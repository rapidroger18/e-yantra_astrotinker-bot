==> flow/design.v <==
module CPU_driver(
	input clk_3125KHz,
	input CPU_MemWrite,
	input CPU_start,
	input [4:0] SP, EP,                                                                    
	input [31:0] CPU_WriteData, CPU_DataAdr, CPU_ReadData,                                 
	output reg CPU_reset,
	output reg CPU_Ext_MemWrite,
	output reg [4:0] path_planned,
	output reg CPU_stop_flag = 0,
	output reg [31:0] CPU_Ext_WriteData, CPU_Ext_DataAdr
);
reg start_mem = 0;
reg [1:0] state = 0;
reg [3:0] index = 0;
reg [3:0] idx = 0;
reg [4:0] path_planned_array [15:0] ;
reg CPU_start_state = 0;
reg [3:0] CPU_state_counter = 0;
reg CPU_state_flag = 0;
reg CPU_stop = 0; 
reg read_state = 0;
always @(posedge clk_3125KHz) begin
	if ( CPU_start && !CPU_state_flag) begin                                        
		if( CPU_state_counter == 8 ) begin                                          
			CPU_state_counter <= 0;												    
			CPU_start_state <= 0;
			CPU_state_flag <= 1;
		end
		else begin
			CPU_state_counter <= CPU_state_counter + 1;
			CPU_start_state <= 1;
		end
	end
	else if( !CPU_start ) CPU_state_flag <= 0;
	if ( CPU_start_state ) begin
		CPU_reset <= 1;
		case (state)
			2'b00: begin                    
				if (!start_mem) begin
					CPU_Ext_MemWrite <= 1; CPU_Ext_WriteData <= SP; CPU_Ext_DataAdr <= 32'h02000000;
					start_mem <= 1;
				end
				else begin
					CPU_Ext_MemWrite <= 0; CPU_Ext_WriteData <= 00; CPU_Ext_DataAdr <= 32'h0;
					start_mem <= 0;
					state <= 2'b01;
				end
			end
			2'b01: begin						 
				if (!start_mem) begin
					CPU_Ext_MemWrite <= 1; CPU_Ext_WriteData <= EP; CPU_Ext_DataAdr <= 32'h02000004;
					start_mem <= 1;
				end
				else begin
					CPU_Ext_MemWrite <= 0; CPU_Ext_WriteData <= 00; CPU_Ext_DataAdr <= 32'h0;
					start_mem <= 0;
					state <= 2'b10;
				end
			end
			2'b10: begin						 
				if (!start_mem) begin
					CPU_Ext_MemWrite <= 1; CPU_Ext_WriteData <= 00; CPU_Ext_DataAdr <= 32'h02000008;
					start_mem <= 1;
				end
				else begin
					CPU_Ext_MemWrite <= 0; CPU_Ext_WriteData <= 00; CPU_Ext_DataAdr <= 32'h0;
					start_mem <= 0;
					state <= 2'b11;
				end
			end
			2'b11: begin					 
				if (!start_mem) begin
					CPU_Ext_MemWrite <= 1; CPU_Ext_WriteData <= 00; CPU_Ext_DataAdr <= 32'h0200000c;
					start_mem <= 1;
				end
				else begin
					CPU_Ext_MemWrite <= 0; CPU_Ext_WriteData <= 00; CPU_Ext_DataAdr <= 32'h0;
					start_mem <= 0;
					state <= 2'b00;
					CPU_reset <= 0;
					read_state <= 1;
				end
			end
		endcase
	end
	if(CPU_MemWrite && !CPU_reset && read_state) begin                                      
        if (CPU_DataAdr === 32'h02000008) begin
            path_planned_array [index] <= CPU_WriteData;
				index <= index + 1;
        end
        if (CPU_DataAdr === 32'h0200000c & CPU_WriteData === 32'h1) begin
				CPU_stop <= 1;
				read_state <= 0;
				index <= 0;
        end
    end
	 if (CPU_stop) begin                                                                
		if (path_planned_array[idx] == EP) begin
			path_planned <= path_planned_array [idx];
			idx <= 0;
			CPU_stop <= 0;
		end
		else begin
			CPU_stop_flag <= 1;
			path_planned <= path_planned_array [idx];
			idx <= idx + 1;
		end
	end
	else CPU_stop_flag <= 0;
end
endmodule 
# == Step by step through the tools: CPU_driver ==
# The steps from the RTL of CPU_driver to its reports follow in flow order.
# Line numbers count from 1 in the design file above.
# Library cell names are shortened.
# Not given: n/a
# design
top_module,CPU_driver
clk_port,clk_3125KHz
lib,sky130hd
pvt_corner,tt_025C_1v80

# == After elaboration ==
# Counts by Yosys on the flattened word-level netlist (proc, flatten, opt, wreduce; memories kept). Register bits leave out memories and registers merged into their read ports (data or address). Print and check cells are left out.
# Yosys's memory passes give these memory sizes; they may raise the number of words (mostly to a power of two), join words into wider ones and drop unused or constant bits.
# word_totals
register_bits,91
ram_bits,80
memories,1
in_bits,109
output_inout_bits,72
elab_cells,82
# classes
add_sub_neg,3
eq_ne,14
muxes,35
n_logic,1
n_reduce_logical,13
# memory_table
memory,size,width,rd,wr,line_no,text
path_planned_array,16,5,1,1,17,reg [4:0] path_planned_array [15:0] ;
# op_table
cell,count
32-bit parallel mux with 4-bit select,1
26-bit two-way mux,4
32-bit parallel mux with 3-bit select,1
32-bit by 26-bit case equality test with 1-bit output (second input constant),2
32-bit by 1-bit case equality test with 1-bit output (second input constant),1
5-bit two-way mux,4
1-bit two-way mux,17
4-bit by 1-bit adder with 4-bit output (second input constant),3
4-bit two-way mux,3
2-bit inequality test (second input constant),4
2-bit parallel mux with 4-bit select,1
2-bit two-way mux,4
6-bit AND reduction,1
5-bit equality test,1
2-bit by 1-bit inequality test with 1-bit output (second input constant),2
2-bit equality test (second input constant),2
2-bit AND reduction,2
4-bit equality test (second input constant),1
4-bit nonzero test,1
4-bit OR reduction,1
1-bit logical AND,3
1-bit logical NOT,2
2-bit by 1-bit equality test with 1-bit output (second input constant),1
2-bit logical NOT,1
2-bit nonzero test,1
2-bit OR reduction,1
1-bit AND,1

# == Depth ==
# Depth = most cells in a row (Yosys ltp): at word level without a register or memory, in the mapped netlist without a sequential cell, where the memories' decode and read muxes count.
# depth
ltp_word,6
abc_area,0
ltp_mapped,10
mapped_depth_nobuf,6

# == Mapped cells and area ==
# Source: synth_stat.txt of the flow (Yosys; design flattened, memories mapped). It holds for the ABC_AREA given above (unset counts as 0); a run with the other value may have another netlist.
# by_type
cell_type,count,area_total_um2
edfxtp_1,111,3.33E+03
buf_4,57,427.91
mux2i_1,25,250.24
mux4_2,8,180.173
nor2_1,37,138.883
ha_1,11,137.632
mux4_1,3,78.826
inv_1,19,71.318
nor4_1,11,68.816
nand2_1,18,67.565
dfxtp_1,3,60.058
a22oi_1,7,52.55
xnor2_1,6,52.55
a21oi_1,9,45.043
buf_6,4,45.043
a31oi_1,6,37.536
and2_1,6,37.536
nor4b_1,4,35.034
# Other cell types: 26; their cells: 50.
# synth_totals
cells,395
synth_area_um2,5521.5
sequential_area_um2,3393.3
ff_cells,114
buf_cells,66

# == Timing after synthesis ==
# OpenSTA on the mapped netlist: ideal clock, no wires. The path of least setup slack (recovery checks aside). Input and output delay are each 20% of the period. Register names are those of the netlist, which keeps one name where synthesis merged equal registers.
# synth_path
kind,input-to-reg
start,in CPU_DataAdr[1]
end,mem path_planned_array[11][0]
tclk_ns,2.8
in_delay_ns,0.560
setup_time_ns,0.340
t_first_pin_ns,0.560
arrival_ns,2.095
required_ns,2.460
slack_ns,0.365
delay_ns,1.875
stages,6
n_path_buf,0
synth_period_reached_ns,2.435
# "delay_ns" = arrival - input delay + setup time.
# "stages" counts driving pins, that of a launching flip-flop among them; a cell with two outputs on the path counts twice.
# "synth_period_reached_ns" = period - worst setup slack (recovery checks aside). The figure is calculated, with input and output delays left at 20% of the set period.
# The rows between start and end are the longest chain of elaborated cells between them; the timing report does not say that the signal goes this way. Where chains are equally long, one stands for them.
# A line is the first line of the expression or statement that the cell stems from. Yosys adds cells for indexed reads and writes and turns some case tables into memories.
# The path ends at the enable pin of a flip-flop; only ways to that pin are counted.
# synth_between
path_cell_list,nor4b_1 nand4_1 nor2_1 nand2_1 or4b_2 nor2_1
elab_chain_len,3
cells_between,5
lines_between,2
classes_between,eq/ne (1); mux (4)
# synth_lines
element,line_no,text
start: declaration,6,"input [31:0] CPU_WriteData, CPU_DataAdr, CPU_ReadData,"
32-bit by 26-bit case equality test with 1-bit output,88,if (CPU_DataAdr === 32'h02000008) begin
4-bit two-way mux,88,
4-bit two-way mux,87,if(CPU_MemWrite && !CPU_reset && read_state) begin
end: declaration,17,reg [4:0] path_planned_array [15:0] ;

# == Worst path after layout ==
# Path of least setup slack in the final report of job 1 (OpenROAD, finished layout, wires in). Where an end is a register, its clock arrival counts in the times.
# layout_path
kind,reg-to-reg
start,reg idx[1]
end,reg CPU_stop_flag
tclk_ns,1.8
setup_time_ns,0.13
t_first_pin_ns,0.41
arrival_ns,2.62
required_ns,2.07
slack_ns,-0.54
stages,9
n_path_buf,2
# The rows between start and end are the longest chain of elaborated cells between them; the timing report does not say that the signal goes this way. Where chains are equally long, one stands for them.
# The chain passes a memory read, where the word-level depth is cut; so it can be longer than that depth.
# layout_between
path_cell_list,edfxtp_1 buf_12 mux4_1 mux2i_1 mux2_2 xnor2_1 a211oi_4 buf_4 a41oi_1
elab_chain_len,2
cells_between,2
lines_between,2
classes_between,eq/ne (1); memory (1)
# layout_lines
element,line_no,text
start: declaration,16,reg [3:0] idx = 0;
start: assignment,101,idx <= 0;
start: assignment,107,idx <= idx + 1;
memory read 16 x 5 bit,17,reg [4:0] path_planned_array [15:0] ;
5-bit equality test,99,if (path_planned_array[idx] == EP) begin
end: assignment,105,CPU_stop_flag <= 1;
end: assignment,110,else CPU_stop_flag <= 0;
end: declaration,10,"output reg CPU_stop_flag = 0,"

# Flow measurements of CPU_driver on sky130hd: 2 stored runs with different settings, listed in no order. Input and output delays are each 20% of the period that was set; the output load is 0.01 pF.
# By "period_less_ws_ns" is meant the clock period of the run minus its worst setup slack. This is arithmetic on one report: input and output delays are still those of the set period (20% each).
# By "worstPathTime_ns" is meant the share of the clock period that the worst setup path is allowed (20% is reserved at inputs, 20% at outputs), minus its slack. Clock arrival times at its registers enter into it.
# "power_uw" is the tool's figure for a default switching activity; nothing was simulated.
# A setting shown as - is not set for that run.
stored run,period_ns,CORE_UTILIZATION,SETUP_SLACK_MARGIN,CORE_ASPECT_RATIO,CORE_MARGIN,CAP_MARGIN,SLEW_MARGIN,MIN_ROUTING_LAYER,MAX_ROUTING_LAYER,PLACE_DENSITY,CELL_PAD_IN_SITES_GLOBAL_PLACEMENT,TNS_END_PERCENT,GPL_ROUTABILITY_DRIVEN,CTS_CLUSTER_DIAMETER,hold_worst_slack_ns,post_route_stdcell_area_um2,ys_area_um2,power_uw,design.die.area_um2,total_negative_slack_ns,period_less_ws_ns,worstPathTime_ns,timing.worst_path_kind,final_util_pct,fin_ws_ns
job 1,1.8,35,-0.18,0.95,6,10,5,met1,met4,-,-,-,-,-,0.496,7589.8,5521.5,6233,18935.1,-9.257,2.342,2.34,reg-to-reg,49.4,-0.542
job 2,4.16,29,0.06,0.65,2,20,20,met2,-,0.35,2,30,0,371,0.481,7091.8,5521.5,2802,20185.2,0.000,3.179,2.35,input-to-reg,38.2,0.981
