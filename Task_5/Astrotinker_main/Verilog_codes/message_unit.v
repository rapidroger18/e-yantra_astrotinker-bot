==> flow/design.v <==
module message_unit( 
input clk_50M,
input clk_3125KHz,
input fault_detect, 											 
input [2:0] fault_id,
input block_picked,
input switch_key,
input node_flag,
input end_run_interrupt,
input [1:0] block_location,
input [1:0] fault_location,
output reg  [7:0] msg = 0,
output reg data_send = 0
);
parameter B = 8'h42;
parameter C = 8'h43;
parameter D = 8'h44;
parameter E = 8'h45;
parameter F = 8'h46;														 
parameter I = 8'h49;
parameter M = 8'h4D;
parameter N = 8'h4E;
parameter P = 8'h50;
parameter R = 8'h52;
parameter S = 8'h53;
parameter U = 8'h55;
parameter N1 = 8'h31;
parameter N2 = 8'h32;
parameter N3 = 8'h33;
parameter N4 = 8'h34;
parameter DASH = 8'h2D;
parameter HASH = 8'h23;
parameter IDLE_state = 2'b00;
parameter FAULT_state = 2'b01;
parameter PICKUP_state = 2'b10;
parameter DEPOSIT_state = 2'b11;
reg [15:0] msg_delay = 0;
reg [7:0] msg_container [12:0];
reg [1:0] STATE = 2'd0;
reg [3:0] idx = 0; 
reg msg_send = 0;
reg next_fault_flag =0;
reg EU_fault_flag = 0;
reg CU_fault_flag = 0;								 
reg RU_fault_flag = 0;
reg next_pickup_flag = 0;
reg next_deposit_flag = 0;
reg [3:0] count = 0;
initial begin
	msg_container[0] = 8'h0;
	msg_container[1] = 8'h0;
	msg_container[2] = 8'h0;
	msg_container[3] = 8'h0;
	msg_container[4] = 8'h0;
	msg_container[5] = 8'h0;
	msg_container[6] = 8'h0;
	msg_container[7] = 8'h0;
	msg_container[8] = 8'h0;
	msg_container[9] = 8'h0;
	msg_container[10] = 8'h0;
	msg_container[11] = 8'h0;
	msg_container[12] = 8'h0;
end
always@( posedge clk_50M ) begin
	if (switch_key) begin
		if( node_flag == 1) begin 
			next_fault_flag <= 0;
			next_pickup_flag <= 0;
			next_deposit_flag <= 0;
		end
		if( fault_location == 2'd1 ) EU_fault_flag <= 1;
		else if( fault_location == 2'd2 ) CU_fault_flag <= 1;
		else if( fault_location == 2'd3 ) RU_fault_flag <= 1;
		else begin
			EU_fault_flag <= 0;
			CU_fault_flag <= 0;
			RU_fault_flag <= 0;
		end
		if ( end_run_interrupt ) begin							 
			msg_container[0] <= E;
			msg_container[1] <= N;
			msg_container[2] <= D;
			msg_container[3] <= DASH;
			msg_container[4] <= HASH;
			msg_send <= 1;
		end
		if ( fault_detect && !block_picked && !next_fault_flag) STATE <= FAULT_state;	 
		else if ( block_picked && !fault_detect && !next_pickup_flag) STATE <= PICKUP_state;	 
		else if ( block_picked && fault_detect && !next_deposit_flag ) STATE <= DEPOSIT_state;	 
		case (STATE)   
				IDLE_state: begin
					count <= 0;
				end
				FAULT_state: begin										 
					msg_container[0] <= F;
					msg_container[1] <= I;
					msg_container[2] <= M;
					msg_container[3] <= DASH;
					if (EU_fault_flag) msg_container[4] <= E;
					else if (CU_fault_flag) msg_container[4] <= C;
					else if (RU_fault_flag) msg_container[4] <= R;
					msg_container[5] <= S;
					msg_container[6] <= U;
					if (fault_id == 3'd1) msg_container[7] <= N1; 
					else if (fault_id == 3'd2) msg_container[7] <= N2;
					else if (fault_id == 3'd3) msg_container[7] <= N3;
					else if (fault_id == 3'd4) msg_container[7] <= N4;
					msg_container[8] <= DASH;
					msg_container[9] <= HASH;
					next_fault_flag <= 1;
					msg_send <= 1;
					data_send <= 1;
					STATE <= IDLE_state;
				end
				PICKUP_state: begin								 
					msg_container[0] <= B;
					msg_container[1] <= P;
					msg_container[2] <= M;
					msg_container[3] <= DASH;
					msg_container[4] <= S;
					msg_container[5] <= U;
					msg_container[6] <= DASH;
					msg_container[7] <= B;
					if (block_location == 0) msg_container[8] <= N1;
					else if (block_location == 2'd1) msg_container[8] <= N2;
					else if (block_location == 2'd2) msg_container[8] <= N3;
					else if (block_location == 2'd3) msg_container[8] <= N4;
					msg_container[9] <= DASH;
					msg_container[10] <= HASH;
					msg_send <= 1;
					next_pickup_flag <= 1;
					STATE <= IDLE_state;
				end
				DEPOSIT_state: begin                          
					msg_container[0] <= B;
					msg_container[1] <= D;
					msg_container[2] <= M;
					msg_container[3] <= DASH;
					if (EU_fault_flag) msg_container[4] <= E;
					else if (CU_fault_flag) msg_container[4] <= C;
					else if (RU_fault_flag) msg_container[4] <= R;
					msg_container[5] <= S;
					msg_container[6] <= U;
					if (fault_id == 3'd1) msg_container[7] <= N1; 
					else if (fault_id == 3'd2) msg_container[7] <= N2;
					else if (fault_id == 3'd3) msg_container[7] <= N3;
					else if (fault_id == 3'd4) msg_container[7] <= N4;
					msg_container[8] <= DASH;
					msg_container[9] <= B;
					if (block_location == 0) msg_container[10] <= N1;
					else if (block_location == 2'd1) msg_container[10] <= N2;
					else if (block_location == 2'd2) msg_container[10] <= N3;
					else if (block_location == 2'd3) msg_container[10] <= N4;
					msg_container[11] <= DASH;
					msg_container[12] <= HASH;
					msg_send <= 1;
					next_deposit_flag <= 1;
					STATE <= IDLE_state;
				end
			endcase
		if ( msg_send ) begin                                      
			msg <= msg_container[idx];
			if (msg_delay == 4339) begin
				msg_delay <= 0;
				idx <= idx + 1;
				if(msg_container[idx] == HASH) begin
					msg_send <= 0;
					idx <= 0;
					data_send <= 0; 
				end
			end
			else msg_delay <= msg_delay + 1;
		end 	
	end
end
endmodule  
# Step by step through the tools: message_unit
# The steps from the RTL of message_unit to its reports follow in flow order.
# Line numbers count from 1 in the design file above.
# Operators carry their Yosys type and port widths (W data, S select, Z words).
# Library cell names are shortened.
# Not given: n/a
dict set report setup {
  design {message_unit}
  clock_port {clk_50M}
  lib {sky130hd}
  pvt_corner {tt_025C_1v80}
}

# After elaboration
# Source: Yosys, flattened and elaborated. Widths are those after wreduce. Registers that Yosys merges into a memory's read port (data or address) are not register bits. Print and check cells do not count.
dict set report word_totals {
  regBits 116
  wordCells 154
  output_inout_bits 9
}
dict set report classes {
  bitwise 2
  mux 44
  n_reduce_logical 46
  n_eq 33
  addsub 2
}
# cell n
set op_table {}
lappend op_table {{$mux W8} 17}
lappend op_table {{$pmux W8 S2} 7}
lappend op_table {{$pmux W8 S13} 1}
lappend op_table {{$pmux W8 S3} 2}
lappend op_table {{$reduce_and A2 Y1} 11}
lappend op_table {{$reduce_and A3 Y1} 7}
lappend op_table {{$eq A4 B4 Y1 const B} 5}
lappend op_table {{$add A16 B1 Y16 const B} 1}
lappend op_table {{$eq A16 B13 Y1 const B} 1}
lappend op_table {{$eq A4 B3 Y1 const B} 4}
lappend op_table {{$mux W1} 14}
lappend op_table {{$eq A2 B2 Y1 const B} 6}
lappend op_table {{$reduce_bool A2 Y1} 6}
lappend op_table {{$ne A5 B5 Y1 const B} 2}
lappend op_table {{$eq A4 B2 Y1 const B} 2}
lappend op_table {{$reduce_bool A4 Y1} 2}
lappend op_table {{$reduce_or A4 Y1} 2}
lappend op_table {{$eq A8 B6 Y1 const B} 1}
lappend op_table {{$logic_and A1 B1 Y1} 6}
lappend op_table {{$eq A2 B1 Y1 const B} 3}
lappend op_table {{$ne A2 B2 Y1 const B} 3}
lappend op_table {{$eq A3 B2 Y1 const B} 2}
lappend op_table {{$reduce_bool A3 Y1} 2}
lappend op_table {{$logic_not A1 Y1} 5}
lappend op_table {{$ne A5 B1 Y1 const B} 1}
lappend op_table {{$reduce_or A2 Y1} 2}
lappend op_table {{$add A4 B1 Y4 const B} 1}
lappend op_table {{$eq A4 B1 Y1 const B} 1}
# Other operator kinds: 8; their cells: 10.

# Longest topological paths
# Yosys ltp: most cells in a row. Word level: on the elaborated netlist, between registers, memories and ports. Mapped: between sequential cells and ports; inverters and the memories' decode and read muxes count.
dict set report depth {
  ltp_word 9
  ABC_AREA 0
  ltp_mapped 10
  ltp_nobuf 8
}

# Synthesis result
# The flow's flattened synthesis, as Yosys stat reports it; memories are mapped. The netlist is that of the ABC_AREA named above (0 if unset); the other value can give another one.
dict set report synth_totals {
  ffs 82
  sequential_area_mm2 0.0024624
  mapped_area_mm2 0.004149
  n_buf 15
  mapped_cells 341
}
# type n area_total_um2
set by_type {}
lappend by_type {edfxtp_1 82 2.46E+03}
lappend by_type {ha_1 19 237.728}
lappend by_type {nor2_1 32 120.115}
lappend by_type {xnor2_1 12 105.101}
lappend by_type {nand2_1 23 86.333}
lappend by_type {inv_1 21 78.826}
lappend by_type {a21oi_1 15 75.072}
lappend by_type {a22oi_1 9 67.565}
lappend by_type {and2_1 9 56.304}
lappend by_type {nand3_1 8 40.038}
lappend by_type {xor2_1 4 35.034}
lappend by_type {a31oi_1 5 31.28}
lappend by_type {and3_1 5 31.28}
lappend by_type {nand2b_1 5 31.28}
lappend by_type {nand4_1 5 31.28}
lappend by_type {nor2b_1 5 31.28}
lappend by_type {o22ai_1 5 31.28}
lappend by_type {a21o_1 4 30.029}
# Not listed: further types 40, cells in them 73.

# Path before layout
# Source: OpenSTA report_checks on the synthesized netlist (no wires, ideal clock, input and output delay 20% of the period each), path of least setup slack; recovery checks are left aside. Register names are those of the netlist, which keeps one name where synthesis merged equal registers.
dict set report synth_path {
  path_type {reg2reg}
  startpoint {reg idx[0]}
  endpoint {reg data_send}
  period_ns 2.59
  setup_slack_ns 0.300
  required_ns 2.318
  delay_ns 2.290
  t_first_pin_ns 0.000
  arrival_ns 2.018
  path_stages 9
  synth_period_reached_ns 2.29
}
# "delay_ns" = arrival - input delay + setup time.
# "path_stages" counts driving pins, that of a launching flip-flop among them; a cell with two outputs on the path counts twice.
# "synth_period_reached_ns" is the clock period less the worst setup slack; recovery checks do not enter. This is arithmetic on one report: input and output delays are still those of the set period (20% each).
# The rows between start and end are the longest chain of elaborated cells between them; the timing report does not say that the signal goes this way. Where chains are equally long, one stands for them.
# Each line given opens the expression or statement behind the cell; cells for indexed reads and writes are added by Yosys, which also makes memories of some case tables.
dict set report synth_via {
  path_cell_list {edfxtp_1 > ha_1 > buf_6 > a22oi_1 > o32ai_1 > a311oi_2 > nand4_1 > nor4_4 > a31oi_1}
  elab_chain_len 9
}
# element line_no
set synth_lines {}
lappend synth_lines {{start, declared} 40} ;# reg [3:0] idx = 0;
lappend synth_lines {{start, assigned} 165} ;# idx <= idx + 1;
lappend synth_lines {{start, assigned} 168} ;# idx <= 0;
lappend synth_lines {{$eq A4 B4 Y1} 166} ;# if(msg_container[idx] == HASH) begin
lappend synth_lines {{$pmux W8 S13} 166}
lappend synth_lines {{$mux W8} 163} ;# if (msg_delay == 4339) begin
lappend synth_lines {{$mux W8} 161} ;# if ( msg_send ) begin
lappend synth_lines {{$mux W8} 65} ;# if (switch_key) begin
lappend synth_lines {{$eq A8 B6 Y1} 166}
lappend synth_lines {{$mux W1} 166}
lappend synth_lines {{$mux W1} 163}
lappend synth_lines {{$mux W1} 161}
lappend synth_lines {{end, assigned} 112} ;# data_send <= 1;
lappend synth_lines {{end, assigned} 169} ;# data_send <= 0;
lappend synth_lines {{end, declared} 13} ;# output reg data_send = 0

# Path in the finished layout
# From the final timing report of stored run 1: the path of least setup slack in the routed layout; clock arrival at registers is part of the times.
dict set report layout_path {
  path_type {reg2reg}
  startpoint {reg idx[0]}
  endpoint {reg data_send}
  arrival_ns 2.98
  path_stages 9
  t_first_pin_ns 0.34
  setup_slack_ns 1.29
  period_ns 4.2
  required_ns 4.27
}
# The rows between start and end are the longest chain of elaborated cells between them; the timing report does not say that the signal goes this way. Where chains are equally long, one stands for them.
dict set report layout_via {
  path_cell_list {edfxtp_1 > inv_1 > ha_1 > o21ai_1 > o2bb2ai_1 > nor3_1 > a32oi_1 > nor4_4 > a31oi_1}
  elab_chain_len 9
}
# element line_no
set layout_lines {}
lappend layout_lines {{start, declared} 40} ;# reg [3:0] idx = 0;
lappend layout_lines {{start, assigned} 165} ;# idx <= idx + 1;
lappend layout_lines {{start, assigned} 168} ;# idx <= 0;
lappend layout_lines {{$eq A4 B4 Y1} 166} ;# if(msg_container[idx] == HASH) begin
lappend layout_lines {{$pmux W8 S13} 166}
lappend layout_lines {{$mux W8} 163} ;# if (msg_delay == 4339) begin
lappend layout_lines {{$mux W8} 161} ;# if ( msg_send ) begin
lappend layout_lines {{$mux W8} 65} ;# if (switch_key) begin
lappend layout_lines {{$eq A8 B6 Y1} 166}
lappend layout_lines {{$mux W1} 166}
lappend layout_lines {{$mux W1} 163}
lappend layout_lines {{$mux W1} 161}
lappend layout_lines {{end, assigned} 112} ;# data_send <= 1;
lappend layout_lines {{end, assigned} 169} ;# data_send <= 0;
lappend layout_lines {{end, declared} 13} ;# output reg data_send = 0

==> runs of message_unit <==
Record of 2 stored runs of the RTL-to-layout flow on message_unit, platform sky130hd. The runs are unordered. Constraints: input delay and output delay 20% of the set period each, output load 0.01 pF.
"clock_period_reached_ns" means the clock period less the worst setup slack. The figure is calculated, with input and output delays left at 20% of the set period.
"worst_path_allowed_less_slack_ns": the worst setup path's part of the clock period (all of it between registers, 20% less for each end at a port) less its slack. A launch clock that arrives late makes it longer, a capture clock that arrives late makes it shorter.
By "power.total_mw" is meant OpenSTA's value without simulated activity: inputs other than the clock are taken to toggle once in ten clock periods, and the tool carries that through the logic.

# stored run 1
==> flow/run.sh <==
#!/bin/bash
# the make line also repeats the synthesis and layout settings of config.mk as NAME=value (left out here)
make -C /OpenROAD-flow-scripts/flow DESIGN_CONFIG=/design/flow/config.mk WORK_HOME=/design/flow/orfs CLKGATE_MAP_FILE= finish
==> flow/config.mk <==
export PLATFORM = sky130hd
export DESIGN_NAME = message_unit
export DESIGN_NICKNAME = message_unit
export VERILOG_FILES = /design/flow/design.v
export SDC_FILE = /design/flow/constraint.sdc
export NUM_CORES = 4
export LEC_CHECK = 0
export CAP_MARGIN = 35
export CELL_PAD_IN_SITES_GLOBAL_PLACEMENT = 0
export CORE_MARGIN = 5
export CORE_UTILIZATION = 70
export PLACE_DENSITY_LB_ADDON = 0.09
export SLEW_MARGIN = 20
==> flow/constraint.sdc <==
create_clock -name core_clock -period 4.2 [get_ports {clk_50M}]
set_input_delay 0.8400 -clock core_clock [delete_from_list [all_inputs] [get_ports {clk_50M}]]
set_output_delay 0.8400 -clock core_clock [all_outputs]
set_load 0.01 [all_outputs]

==> stored run 1: results <==
die_area_mm2=0.0075664
power.total_mw=1.738
final_setup_ws_ns=1.288
timing.hold.ws_ns=0.550
worst_path_allowed_less_slack_ns=2.91
critical_path_type="reg2reg"
clock_period_reached_ns=2.912
synthArea_mm2=0.004149
utilization_pct=77.8

# stored run 2
==> flow/run.sh <==
#!/bin/bash
# the make line also repeats the synthesis and layout settings of config.mk as NAME=value (left out here)
make -C /OpenROAD-flow-scripts/flow DESIGN_CONFIG=/design/flow/config.mk WORK_HOME=/design/flow/orfs CLKGATE_MAP_FILE= finish
==> flow/config.mk <==
export PLATFORM = sky130hd
export DESIGN_NAME = message_unit
export DESIGN_NICKNAME = message_unit
export VERILOG_FILES = /design/flow/design.v
export SDC_FILE = /design/flow/constraint.sdc
export NUM_CORES = 4
export LEC_CHECK = 0
export CAP_MARGIN = 20
export CORE_MARGIN = 2
export CORE_UTILIZATION = 30
export CTS_CLUSTER_DIAMETER = 350
export CTS_CLUSTER_SIZE = 30
export MAX_ROUTING_LAYER = met5
export PLACE_DENSITY_LB_ADDON = 0.07
export SETUP_SLACK_MARGIN = 0.54
export SLEW_MARGIN = 20
==> flow/constraint.sdc <==
create_clock -name core_clock -period 2.58 [get_ports {clk_50M}]
set_input_delay 0.5160 -clock core_clock [delete_from_list [all_inputs] [get_ports {clk_50M}]]
set_output_delay 0.5160 -clock core_clock [all_outputs]
set_load 0.01 [all_outputs]

==> stored run 2: results <==
die_area_mm2=0.0147866
power.total_mw=3.525
final_setup_ws_ns=0.199
timing.hold.ws_ns=0.515
worst_path_allowed_less_slack_ns=2.38
critical_path_type="reg2reg"
clock_period_reached_ns=2.381
synthArea_mm2=0.004149
utilization_pct=40.7
