==> flow/design.v <==
module t1c_pulse_gen_detect (
    input clk_50M, reset, echo_rx,
    output reg trigger, out,
    output reg [21:0] pulses,
    output reg [1:0] state
);
initial begin
    trigger = 0; out = 0; pulses = 0; state = 0;
end
reg [7:0] warmup_counter=8'd50;  
reg [21:0]width_counter;
reg [8:0] trigger_counter=9'd501;
reg [15:0] loop_counter=16'd49998;
always@(posedge clk_50M) begin
if (reset==1) begin
	out=0;
	pulses<=0;
	width_counter <= 1	;
	state<=2'b00;
	warmup_counter=9'd50;
	trigger_counter=9'd501;
	loop_counter<=16'd49998;
end 
else begin
if (warmup_counter == 0) warmup_counter=9'd50	;
if (trigger_counter == 0) trigger_counter=9'd501; 																		 
if (loop_counter == 0) loop_counter<=16'd49998; 																		 
case(state)
	2'b0: begin
		warmup_counter=warmup_counter - 1'b1;																				 
		if (warmup_counter == 0) begin 
				state<= 2'b01;
			end
	end 
	2'b01: begin																													 
		trigger<=1;
		trigger_counter = trigger_counter - 1'b1;
		if(trigger_counter == 0) begin
			trigger<=0;
			state<= 2'b10;
	   end
	end
	2'b10:begin																														 
		if ( loop_counter == 0 ) begin
			state<=2'b11;
		end
		else begin
			if(echo_rx==1) begin
				pulses<=pulses+1;
				width_counter<=width_counter+1'b1;
			end
			loop_counter<=loop_counter-1'b1;
		end	
	end
	2'b11:begin																														 
		if (width_counter >= 32'd29409) out=1; 																					 
		state<=2'b0;
	end
endcase
end
end
endmodule
== From RTL to reports: t1c_pulse_gen_detect ==
What the tools print for t1c_pulse_gen_detect, step after step.
Line numbers count from 1 in the design file above.
Library cell names are shortened.
Not given: -

* Top module: t1c_pulse_gen_detect
* Clock port: clk_50M
* Library: sky130hd
* Timing corner: tt_025C_1v80

== Elaborated design ==
Source: Yosys, flattened and elaborated, memories not mapped. Widths are those after wreduce. Registers that Yosys merges into a memory's read port (data or address) are not register bits. Print and check cells do not count. Equal cells are merged and count once.

* Bits in registers: 81
* Bits of input ports: 3
* Elaborated cells: 54

* $lt $le $gt $ge: 1
* Bitwise gates (word level): 3
* Equal/unequal tests: 7
* Muxes and demuxes: 16
* Add/sub/neg operators: 5
* Reductions and logical operators: 14

{| class="wikitable"
|+ Operators with widths
! kind !! count
|-
| 16-bit 2-to-1 mux || 3
|-
| 22-bit by 1-bit adder with 22-bit output with constant B || 2
|-
| 22-bit by 15-bit >= comparator with 1-bit output with constant B || 1
|-
| 9-bit logical NOT || 2
|-
| 9-bit case mux with 2-bit select || 1
|-
| 9-bit 2-to-1 mux || 2
|-
| 16-bit by 1-bit subtractor with 16-bit output with constant B || 1
|-
| 16-bit logical NOT || 1
|-
| 8-bit logical NOT || 2
|-
| 8-bit case mux with 2-bit select || 1
|-
| 8-bit 2-to-1 mux || 2
|-
| 3-bit OR reduction || 3
|-
| 9-bit by 1-bit subtractor with 9-bit output with constant B || 1
|-
| 2-bit != test with constant B || 4
|-
| 8-bit by 1-bit subtractor with 8-bit output with constant B || 1
|-
| 2-bit case mux with 4-bit select || 1
|-
| 2-bit 2-to-1 mux || 3
|-
| 2-bit == test with constant B || 2
|-
| 2-bit AND reduction || 2
|-
| 4-bit AND reduction || 1
|-
| 4-bit nonzero test || 1
|-
| 1-bit inverter || 3
|-
| 3-bit AND reduction || 1
|-
| 1-bit 2-to-1 mux || 3
|-
| 2-bit by 1-bit == test with 1-bit output with constant B || 1
|-
| 2-bit logical NOT || 1
|}

== Depth ==
Depth = most cells in a row (Yosys ltp): at word level without a register or memory, in the mapped netlist without a sequential cell, where the memories' decode and read muxes count.

* Depth after elaboration: 7
* ABC_AREA: 0
* Mapped depth: 12
* Depth with buffers taken out: 11

== Mapped cells and area ==
Yosys stat after the flow's synthesis: flattened, memories mapped to cells. It holds for the ABC_AREA given above (unset counts as 0); a run with the other value may have another netlist.

* Buffer cells: 21
* Mapped area: 0.0040076 mm2
* Standard cells after synthesis: 473
* Flip-flop cells: 81

{| class="wikitable"
|+ Cells by type
! cell type !! count
|-
| dfxtp_1 || 80
|-
| xnor2_1 || 31
|-
| nor2_1 || 69
|-
| xor2_1 || 26
|-
| ha_1 || 14
|-
| nand2_1 || 39
|-
| a21oi_1 || 21
|-
| nor3_1 || 19
|-
| nor4_1 || 14
|-
| nand4_1 || 13
|-
| or3_1 || 13
|-
| o21ai_0 || 15
|-
| nand3_1 || 14
|-
| inv_1 || 17
|-
| clkbuf_1 || 14
|-
| nand2b_1 || 7
|-
| nor4b_1 || 5
|-
| and4_1 || 4
|}

Not listed: further types 32, cells in them 58.

== Timing after synthesis ==
Path of least setup slack by OpenSTA after synthesis, without wires, with an ideal clock, recovery checks aside; 20% of the period is set as input and as output delay. Where synthesis merged equal registers, the netlist keeps one of their names.

* Path type: register to register
* Start point: reg trigger_counter[4]
* End point: reg state[0]
* Clock period: 4.94 ns
* Slack: 2.085 ns
* Library setup time: 0.091 ns
* Required time: 4.849 ns
* Data arrival time: 2.764 ns
* Delay of the path: 2.855 ns
* Stages: 13
* Period reached after synthesis: 2.855 ns

"delay of the path" = arrival - input delay + setup time.
"stages": output pins that drive a net of the path, with the launching flip-flop's if there is one; two outputs of one cell count as two.
"period reached after synthesis" is the clock period less the worst setup slack; recovery checks do not enter. This is arithmetic on one report: input and output delays are still those of the set period (20% each).
Between the ends stands the longest chain of elaborated cells between them, by number of cells; it is not shown to be the way that was timed. Of several equally long chains one is given.
Each line given opens the expression or statement behind the cell; cells for indexed reads and writes are added by Yosys, which also makes memories of some case tables.
At most two assigning lines are given for a register; there are more.

* Cells stage by stage: dfxtp_1 -> clkbuf_1 -> nor4_1 -> nand2_1 -> nor2_1 -> nor2_1 -> ha_1 -> nor2_1 -> a31oi_1 -> or4b_1 -> o21ai_2 -> a31oi_1 -> a311oi_1
* Cells in the longest elaborated chain: 7
* Elaborated cells on any way between the ends: 9
* Source lines of those cells: 5

{| class="wikitable"
|+ RTL lines, path after synthesis
! element !! line !! source
|-
| start: declaration || 12 || <nowiki>reg [8:0] trigger_counter=9'd501;</nowiki>
|-
| start: assignment || 21 || <nowiki>trigger_counter=9'd501;</nowiki>
|-
| start: assignment || 37 || <nowiki>trigger_counter = trigger_counter - 1'b1;</nowiki>
|-
| 9-bit logical NOT || 26 || <nowiki>if (trigger_counter == 0) trigger_counter=9'd501;</nowiki>
|-
| 9-bit 2-to-1 mux || 26 ||
|-
| 9-bit 2-to-1 mux || 15 || <nowiki>if (reset==1) begin</nowiki>
|-
| 9-bit by 1-bit subtractor with 9-bit output || 37 ||
|-
| 9-bit logical NOT || 38 || <nowiki>if(trigger_counter == 0) begin</nowiki>
|-
| 2-bit 2-to-1 mux || 38 ||
|-
| 2-bit case mux with 4-bit select || 28 || <nowiki>case(state)</nowiki>
|-
| end: assignment || 19 || <nowiki>state<=2'b00;</nowiki>
|-
| end: assignment || 32 || <nowiki>state<= 2'b01;</nowiki>
|-
| end: declaration || 5 || <nowiki>output reg [1:0] state</nowiki>
|}

Data sheet: physical implementation of t1c_pulse_gen_detect

t1c_pulse_gen_detect through Yosys and OpenROAD on sky130hd: 2 stored runs, unordered, with their settings. The constraints put input and output delay at 20% of the set period each and load the outputs with 0.01 pF.

=== Run A ===
{| class="wikitable"
! Setting !! Value
|-
| period_ns || 1.97
|-
| CORE_UTILIZATION || 51
|-
| SETUP_SLACK_MARGIN || -0.18
|-
| PLACE_DENSITY_LB_ADDON || 0.09
|-
| CORE_MARGIN || 9
|-
| CELL_PAD_IN_SITES_GLOBAL_PLACEMENT || 3
|-
| CELL_PAD_IN_SITES_DETAIL_PLACEMENT || 1
|-
| GPL_ROUTABILITY_DRIVEN || 0
|-
| SLEW_MARGIN || 30
|-
| CAP_MARGIN || 20
|}
Stopped before the end: placement reported FLW-0024.

=== Run B ===
{| class="wikitable"
! Setting !! Value
|-
| period_ns || 2.93
|-
| CORE_UTILIZATION || 66
|-
| SETUP_SLACK_MARGIN || -0.0
|-
| PLACE_DENSITY || 0.61
|-
| CELL_PAD_IN_SITES_DETAIL_PLACEMENT || 1
|-
| ABC_AREA || 0
|-
| GPL_ROUTABILITY_DRIVEN || 1
|-
| CTS_CLUSTER_SIZE || 66
|-
| CTS_CLUSTER_DIAMETER || 167
|-
| CAP_MARGIN || 15
|-
| SLEW_MARGIN || 5
|-
| MAX_ROUTING_LAYER || met5
|-
| CORE_MARGIN || 2
|}
Stopped before the end: placement reported DPL-0033.
